==> flow/design.v <==
module CMD_Detector (
    input clk,
    input reset,
    input Rx,
    input [7:0] PAYLOAD_ID,
    input [7:0] clk_per_bit,
    output wire CMD_Detected,
    output CMD_WCLK,
    output[7:0] PARAM_Byte,
    output[4:0] CMD_WADDR
);
    reg cmd_sync_flag =0;
    reg cmd_wclk;
    reg chk_tc_cntr_flg;
    reg chk_pay_id_flg;
    reg chk_tc_len_flg;
    reg[7:0] tc_cntr_curr;
    reg[7:0] tc_cntr_prev;
    reg[7:0] pay_id;
    function [7:0]shifter(input reg [7:0] CMD_BYTE);
        integer i;
        for (i = 0;i<8;i = i + 1) begin
            shifter[7-i] = CMD_BYTE[i];
        end
    endfunction
    reg [7:0] CMD_BYTE;
    reg [7:0] cmd_byte;
    reg[11:0] cmd_seq;
    reg [10:0] cmd_state = 0;   
    reg [7:0] cmd_bits_rx;
    parameter cmd_id = 8'hFC;
    parameter Minor_ID = 8'hFE;
    parameter CMD_IDLE = 3'b000;
    parameter CMD_START_BIT = 3'b001;
    parameter CMD_DETECTED_BIT = 3'b010;
    parameter CHK_TC_CNTR = 3'b011;
    parameter CHK_PAY_ID = 3'b100;
    parameter CHK_TC_LEN = 3'b101;
    parameter CMD_PARAM_RX = 3'b110;
    reg[2:0] cmd_uart_state;
    reg[5:0] cmd_clk_counts;
    reg cmd_detect_flg;
    reg[7:0] param_reg;
    reg[4:0] cmd_waddr;
    reg[7:0] num_params;
    reg[7:0] NUM_PARAM_TO_RX;
    reg[7:0] pay_id_seq;
    reg[7:0] xor_op;
    always @(posedge clk) begin
        if(reset == 1)begin
            case (cmd_uart_state)
                CMD_IDLE: begin
                    CMD_BYTE <= cmd_id;
                    cmd_byte <= shifter(CMD_BYTE);
                    cmd_seq <= {1'b0, cmd_byte, 1'b1, 1'b1};
                    pay_id_seq <= {1'b0, PAYLOAD_ID, 1'b0, 1'b1};
                    cmd_state <= 11'b0;
                    cmd_bits_rx <= 8'd0;
                    cmd_sync_flag <= 1'b0;
                    cmd_wclk <= 0;
                    cmd_state <= 11'd0;
                    if(Rx == 1'b0) begin
                        if(cmd_clk_counts >= (clk_per_bit - 1) /2)begin
                            cmd_state <= {cmd_state[9:0], 1'b0};
                            cmd_sync_flag <= 1'b1;
                            cmd_clk_counts <= 0;
                            cmd_uart_state <= CMD_START_BIT;
                        end
                        else begin
                            cmd_clk_counts <= cmd_clk_counts + 1'b1;
                            cmd_uart_state <= CMD_IDLE;
                        end
                    end                   
                end
                CMD_START_BIT: begin
                    if(cmd_clk_counts >= (clk_per_bit - 1)) begin
                            cmd_state <= {cmd_state[9:0], Rx}; 
                            cmd_clk_counts <= 6'd0;
                            cmd_bits_rx <= cmd_bits_rx + 8'b1;
                        if(cmd_bits_rx > 8'd9) begin
                                if(cmd_detect_flg == 1)begin
                                    param_reg <= cmd_state[9:2];
                                    cmd_wclk <= 1;
                                    cmd_state <= 11'd0;
                                    cmd_waddr <= cmd_waddr + 5'd1;
                                    num_params <= num_params + 8'd1;
                                    if(num_params == 29 - 1)begin
                                        cmd_clk_counts <= 6'd0;
                                        cmd_uart_state <= CMD_PARAM_RX;
                                        num_params <= 8'd0;
                                    end
                                    else begin
                                        cmd_uart_state <= CMD_IDLE;
                                    end
                                end
                                else if(chk_tc_cntr_flg == 1)begin
                                    tc_cntr_curr <= cmd_state[9:2];
                                    param_reg <= cmd_state[9:2];
                                    cmd_wclk <= 1;
                                    cmd_waddr <= cmd_waddr + 8'd1;
                                    cmd_uart_state <= CHK_TC_CNTR;
                                    cmd_clk_counts <= 6'd0;
                                end
                                else if(chk_tc_len_flg == 1) begin
                                    NUM_PARAM_TO_RX <= shifter(cmd_state[9:2]);
                                    param_reg <= cmd_state[9:2];
                                    cmd_wclk <= 1;
                                    cmd_waddr <= cmd_waddr + 8'd1;
                                    cmd_uart_state <= CHK_TC_LEN;
                                    cmd_clk_counts <= 6'd0;
                                end
                                else if(chk_pay_id_flg == 1) begin
                                    pay_id <= shifter(cmd_state[9:2]);
                                    param_reg <= cmd_state[9:2];
                                    cmd_wclk <= 1;
                                    cmd_waddr <= cmd_waddr + 8'd1;
                                    cmd_uart_state <= CHK_PAY_ID;
                                    cmd_clk_counts <= 6'd0;
                                end
                                else begin
                                    if(cmd_state == cmd_seq)begin
                                        chk_tc_cntr_flg <= 1;
                                        cmd_waddr <= 8'd0;
                                        cmd_uart_state <= CMD_IDLE;
                                        cmd_clk_counts <= 6'd0;
                                    end
                                    else begin
                                        cmd_uart_state <= CMD_IDLE;
                                    end
                                end
                            end
                        else begin
                            cmd_uart_state <= CMD_START_BIT;
                        end
                    end
                    else begin
                        cmd_clk_counts <= cmd_clk_counts + 1'b1;
                        cmd_uart_state <= CMD_START_BIT;
                    end
                end
                CHK_TC_CNTR: begin
                    if(cmd_clk_counts >= (clk_per_bit - 1) )begin
                        cmd_uart_state <= CMD_IDLE;
                    end
                    else begin
                        xor_op <= tc_cntr_curr ^ tc_cntr_prev;
                        if(xor_op != 8'h00) begin
                            chk_tc_len_flg <= 1;
                            tc_cntr_prev <= tc_cntr_curr;
                        end
                        chk_tc_cntr_flg <= 0;
                        cmd_clk_counts <= cmd_clk_counts + 1'b1;
                        cmd_uart_state <= CHK_TC_CNTR;
                    end
                end
                CHK_TC_LEN: begin
                    if(cmd_clk_counts >= (clk_per_bit - 1) )begin
                        cmd_uart_state <= CMD_IDLE;
                    end
                    else begin
                        chk_pay_id_flg <= 1;
                        chk_tc_len_flg <= 0;
                        cmd_clk_counts <= cmd_clk_counts + 1'b1;
                        cmd_uart_state <= CHK_TC_LEN;
                    end
                end
                CHK_PAY_ID: begin
                    if(cmd_clk_counts >= (clk_per_bit - 1) )begin
                        cmd_uart_state <= CMD_IDLE;
                    end
                    else begin
                        if(pay_id == PAYLOAD_ID) begin
                            cmd_detect_flg <= 1;    
                        end
                        chk_pay_id_flg <= 0;
                        cmd_clk_counts <= cmd_clk_counts + 1'b1;
                        cmd_uart_state <= CHK_PAY_ID;
                    end
                end
                CMD_PARAM_RX: begin
                    if(cmd_clk_counts >= (clk_per_bit - 1) )begin
                        cmd_uart_state <= CMD_IDLE;
                        cmd_clk_counts <= 1'b0;
                    end
                    else begin
                        cmd_clk_counts <= cmd_clk_counts + 1'b1;
                        cmd_detect_flg <= 0;
                        cmd_wclk <= 0;
                        cmd_uart_state <= CMD_PARAM_RX;
                    end
                end
                default: begin
                    cmd_uart_state <= CMD_IDLE;
                end
            endcase
        end
        else begin
            cmd_state <= 12'd0;
            cmd_uart_state <= CMD_IDLE;
            cmd_detect_flg <= 0;
            cmd_bits_rx <= 0;
            cmd_clk_counts <= 0;
            cmd_waddr <= 5'd0;
            num_params <= 0;
            NUM_PARAM_TO_RX <= 0;
            param_reg <= 0;
            cmd_wclk <= 0;
            chk_tc_cntr_flg <= 0;
            chk_pay_id_flg <= 0;
            chk_tc_len_flg <= 0;
            tc_cntr_curr <= 0;
            tc_cntr_prev <= 0;
            pay_id <= 0;
            xor_op <= 0;
        end
    end
    assign CMD_WADDR = cmd_waddr;
    assign CMD_WCLK = cmd_wclk;
    assign PARAM_Byte = shifter(param_reg);
    assign CMD_Detected = cmd_detect_flg;
endmodule
**From RTL to reports: CMD_Detector**

What the tools print for CMD_Detector, step after step.
Line numbers count from 1 in the design file above.
Operators: Yosys type, input widths -> output width; for muxes data width and select width s.
Cell names lack the library's common part.
The mark n/a stands for no value.

- Top: CMD_Detector
- Clock input: clk
- Standard-cell library: sky130hd
- Corner: tt_025C_1v80

**Word level**

Counts by Yosys on the flattened word-level netlist (proc, flatten, opt, wreduce; memories kept). Register bits leave out memories and registers merged into their read ports (data or address). Print and check cells are left out.

- Flip-flop bits (word level): 86
- Bits in latches: 0
- RAM bits: 0
- Memory cells: 0
- Word width x clocked read ports: 0
- ROM bits: 0
- Input port bits: 19

- $add $sub $neg: 6
- Div/mod/pow operators: 0
- Equality and inequality tests: 20
- Order comparisons: 3
- Multiplexer cells: 61
- Shift-type cells: 0
- Reductions and logical operators: 27
- Bitwise gates (word level): 5
- Multipliers: 0

Operator list:

| operator | count |
|---|---|
| $mux 11 | 5 |
| $mux 8 | 6 |
| $mux 3 | 11 |
| $ge 6x32->1 | 1 |
| $ge 6x31->1 | 1 |
| $mux 5 | 5 |
| $mux 6 | 4 |
| $ne 2x2->1 const B | 11 |
| $pmux 11 s2 | 1 |
| $reduce_and 4->1 | 5 |
| $mux 1 | 20 |
| $pmux 6 s3 | 1 |
| $pmux 3 s6 | 1 |
| $add 8x1->8 const B | 2 |
| $pmux 8 s2 | 1 |
| $reduce_and 5->1 | 3 |
| $eq 11x8->1 const B | 1 |
| $reduce_bool 2->1 | 5 |
| $add 5x1->5 const B | 2 |
| $eq 3x3->1 const B | 3 |
| $reduce_and 3->1 | 3 |
| $sub 8x1->9 const B | 1 |
| $gt 8x4->1 const B | 1 |
| $eq 8x5->1 const B | 1 |
| $eq 8x8->1 | 1 |
| $xor 8x8->8 | 1 |
| $reduce_bool 8->1 | 1 |
| $pmux 1 s2 | 4 |

Not listed: further kinds 16, cells in them 20.

**Logic depth**

Yosys ltp: most cells in a row. Word level: on the elaborated netlist, between registers, memories and ports. Mapped: between sequential cells and ports; inverters and the memories' decode and read muxes count.

- Word-level depth: 9
- ABC_AREA: 0
- Depth in mapped cells: 12
- Mapped depth without buffers: 11

**After synthesis**

The flow's flattened synthesis, as Yosys stat reports it; memories are mapped. The netlist is that of the ABC_AREA named above (0 if unset); the other value can give another one.
Totals and module areas in this step are rounded.

- Mapped flip-flops: 89
- Sequential part of the area: 0.00178 mm²
- Cell area after synthesis: 0.00458 mm²
- Cell count: 532

Cell types:

| cell | count | total area (µm²) |
|---|---|---|
| dfxtp_1 | 89 | 1.78E+03 |
| ha_1 | 14 | 175.168 |
| mux2i_1 | 17 | 170.163 |
| nand2_1 | 44 | 165.158 |
| nor2_1 | 42 | 157.651 |
| a21oi_1 | 31 | 155.149 |
| xnor2_1 | 16 | 140.134 |
| nand3_1 | 27 | 135.13 |
| o21ai_0 | 23 | 115.11 |
| a211oi_1 | 15 | 112.608 |
| a221oi_1 | 11 | 96.342 |
| nor3_1 | 18 | 90.086 |
| xor2_1 | 10 | 87.584 |
| or3_1 | 10 | 62.56 |
| clkbuf_1 | 16 | 60.058 |
| inv_1 | 15 | 56.304 |
| nand4_1 | 8 | 50.048 |
| o21ai_1 | 9 | 45.043 |

Not listed: further types 50, cells in them 117.

**Path before layout**

OpenSTA on the mapped netlist: ideal clock, no wires. The path of least setup slack (recovery checks aside). Input and output delay are each 20% of the period. Register names are those of the netlist, which keeps one name where synthesis merged equal registers.

- Kind: input to register
- From: input clk_per_bit[0]
- To: register cmd_clk_counts[0]
- Data arrival time: 2.940 ns
- Library setup time: 0.145 ns
- Required time: 3.305 ns
- Time at the first pin: 0.690 ns
- Input delay: 0.690 ns
- Path delay: 2.395 ns
- Setup slack: 0.365 ns
- Buffers on the path: 1
- Stages: 11
- Clock period: 3.45 ns
- Period reached after synthesis: 3.085 ns

"path delay" = arrival - input delay + setup time.
"stages": output pins that drive a net of the path, with the launching flip-flop's if there is one; two outputs of one cell count as two.
"period reached after synthesis" = period - worst setup slack (recovery checks aside). The figure is calculated, with input and output delays left at 20% of the set period.
Between the ends stands the longest chain of elaborated cells between them, by number of cells; it is not shown to be the way that was timed. Of several equally long chains one is given.
Each line given opens the expression or statement behind the cell; cells for indexed reads and writes are added by Yosys, which also makes memories of some case tables.
A register here has more assigning lines than the two given.

- Cells stage by stage: inv_1 > ha_1 > or4b_2 > nor2_1 > xnor2_1 > ha_1 > o2111ai_1 > a211oi_1 > and3_1 > clkbuf_1 > nor3_1
- Length of the longest elaborated chain: 5
- Elaborated cells on any way between the ends: 10

RTL lines, path post-synthesis:

| what | line | text |
|---|---|---|
| from (decl) | 6 | `input [7:0] clk_per_bit,` |
| $sub 8x1->9 | 63 | `if(cmd_clk_counts >= (clk_per_bit - 1) /2)begin` |
| $ge 6x31->1 | 63 |  |
| $mux 6 | 63 |  |
| $mux 6 | 62 | `if(Rx == 1'b0) begin` |
| $pmux 6 s3 | 51 | `case (cmd_uart_state)` |
| to (assign) | 70 | `cmd_clk_counts <= cmd_clk_counts + 1'b1;` |
| to (assign) | 137 | `cmd_clk_counts <= cmd_clk_counts + 1'b1;` |
| to (decl) | 41 | `reg[5:0] cmd_clk_counts;` |

**Path in the finished layout**

From the final timing report of run A: the path of least setup slack in the routed layout; clock arrival at registers is part of the times.

- Kind: input to register
- From: input clk_per_bit[0]
- To: register cmd_state[9]
- Required time: 2.67 ns
- Stages: 11
- Clock period: 2.45 ns
- Library setup time: 0.12 ns
- Data arrival time: 2.71 ns
- Buffers on the path: 4
- Input delay: 0.49 ns
- Setup slack: -0.04 ns
- Time at the first pin: 0.49 ns

Between the ends stands the longest chain of elaborated cells between them, by number of cells; it is not shown to be the way that was timed. Of several equally long chains one is given.
A register here has more assigning lines than the two given.

- Cells stage by stage: buf_8 > buf_6 > or4_4 > buf_4 > a311oi_2 > a211oi_2 > o2111ai_2 > a211oi_4 > buf_6 > a221oi_2 > nor3_1
- Length of the longest elaborated chain: 5
- Elaborated cells on any way between the ends: 9

RTL lines, path post-layout:

| what | line | text |
|---|---|---|
| from (decl) | 6 | `input [7:0] clk_per_bit,` |
| $sub 8x1->9 | 63 | `if(cmd_clk_counts >= (clk_per_bit - 1) /2)begin` |
| $ge 6x31->1 | 63 |  |
| $mux 11 | 63 |  |
| $mux 11 | 62 | `if(Rx == 1'b0) begin` |
| $pmux 11 s2 | 51 | `case (cmd_uart_state)` |
| to (assign) | 64 | `cmd_state <= {cmd_state[9:0], 1'b0};` |
| to (assign) | 77 | `cmd_state <= {cmd_state[9:0], Rx};` |
| to (decl) | 29 | `reg [10:0] cmd_state = 0;` |

Subject: CMD_Detector on sky130hd, stored results

Hello all,

Flow measurements of CMD_Detector on sky130hd: 2 stored runs with different settings, listed in no order. Input and output delays are each 20% of the period that was set; the output load is 0.01 pF.
"clock period reached" = clock period - worst setup slack. The figure is calculated, with input and output delays left at 20% of the set period.
"critical path time" means the part of the period allowed to the worst setup path (the constraints hold back 20% at inputs and 20% at outputs) less its slack; where the path has registers, the arrival times of their clocks count too.
By "total power of the final layout" is meant OpenSTA's value without simulated activity: inputs other than the clock are taken to toggle once in ten clock periods, and the tool carries that through the logic.
Measured values are rounded.
A setting shown as - is not set for that run.

| name | run A | run B |
|---|---|---|
| period_ns | 2.45 | 2.72 |
| CORE_UTILIZATION | 39 | 29 |
| SETUP_SLACK_MARGIN | -0.03 | 0.4 |
| PLACE_DENSITY_LB_ADDON | 0.08 | 0.0 |
| CORE_MARGIN | 5 | 10 |
| ABC_AREA | 0 | - |
| GPL_TIMING_DRIVEN | 1 | - |
| GPL_ROUTABILITY_DRIVEN | 1 | - |
| CAP_MARGIN | 10 | 20 |
| SLEW_MARGIN | 20 | 20 |
| CORE_ASPECT_RATIO | - | 1.01 |
| CELL_PAD_IN_SITES_DETAIL_PLACEMENT | - | 1 |
| MIN_ROUTING_LAYER | - | met1 |
| total power of the final layout (uW) | 3,240 | 2,850 |
| area of the die (mm²) | 0.014 | 0.0212 |
| netlist area reported by Yosys (mm²) | 0.00458 | 0.00458 |
| final utilization | 0.574 | 0.452 |
| final worst hold slack (ns) | 0.456 | 0.459 |
| sum of negative setup slack (ns) | -0.067 | 0.000 |
| clock period reached (ns) | 2.491 | 2.578 |
| critical path time (ns) | 2.00 | 2.03 |
| kind of the worst setup path | input to register | input to register |
| standard-cell area after layout (mm²) | 0.00658 | 0.00704 |
| worst setup slack after layout (ns) | -0.041 | 0.142 |

Thanks
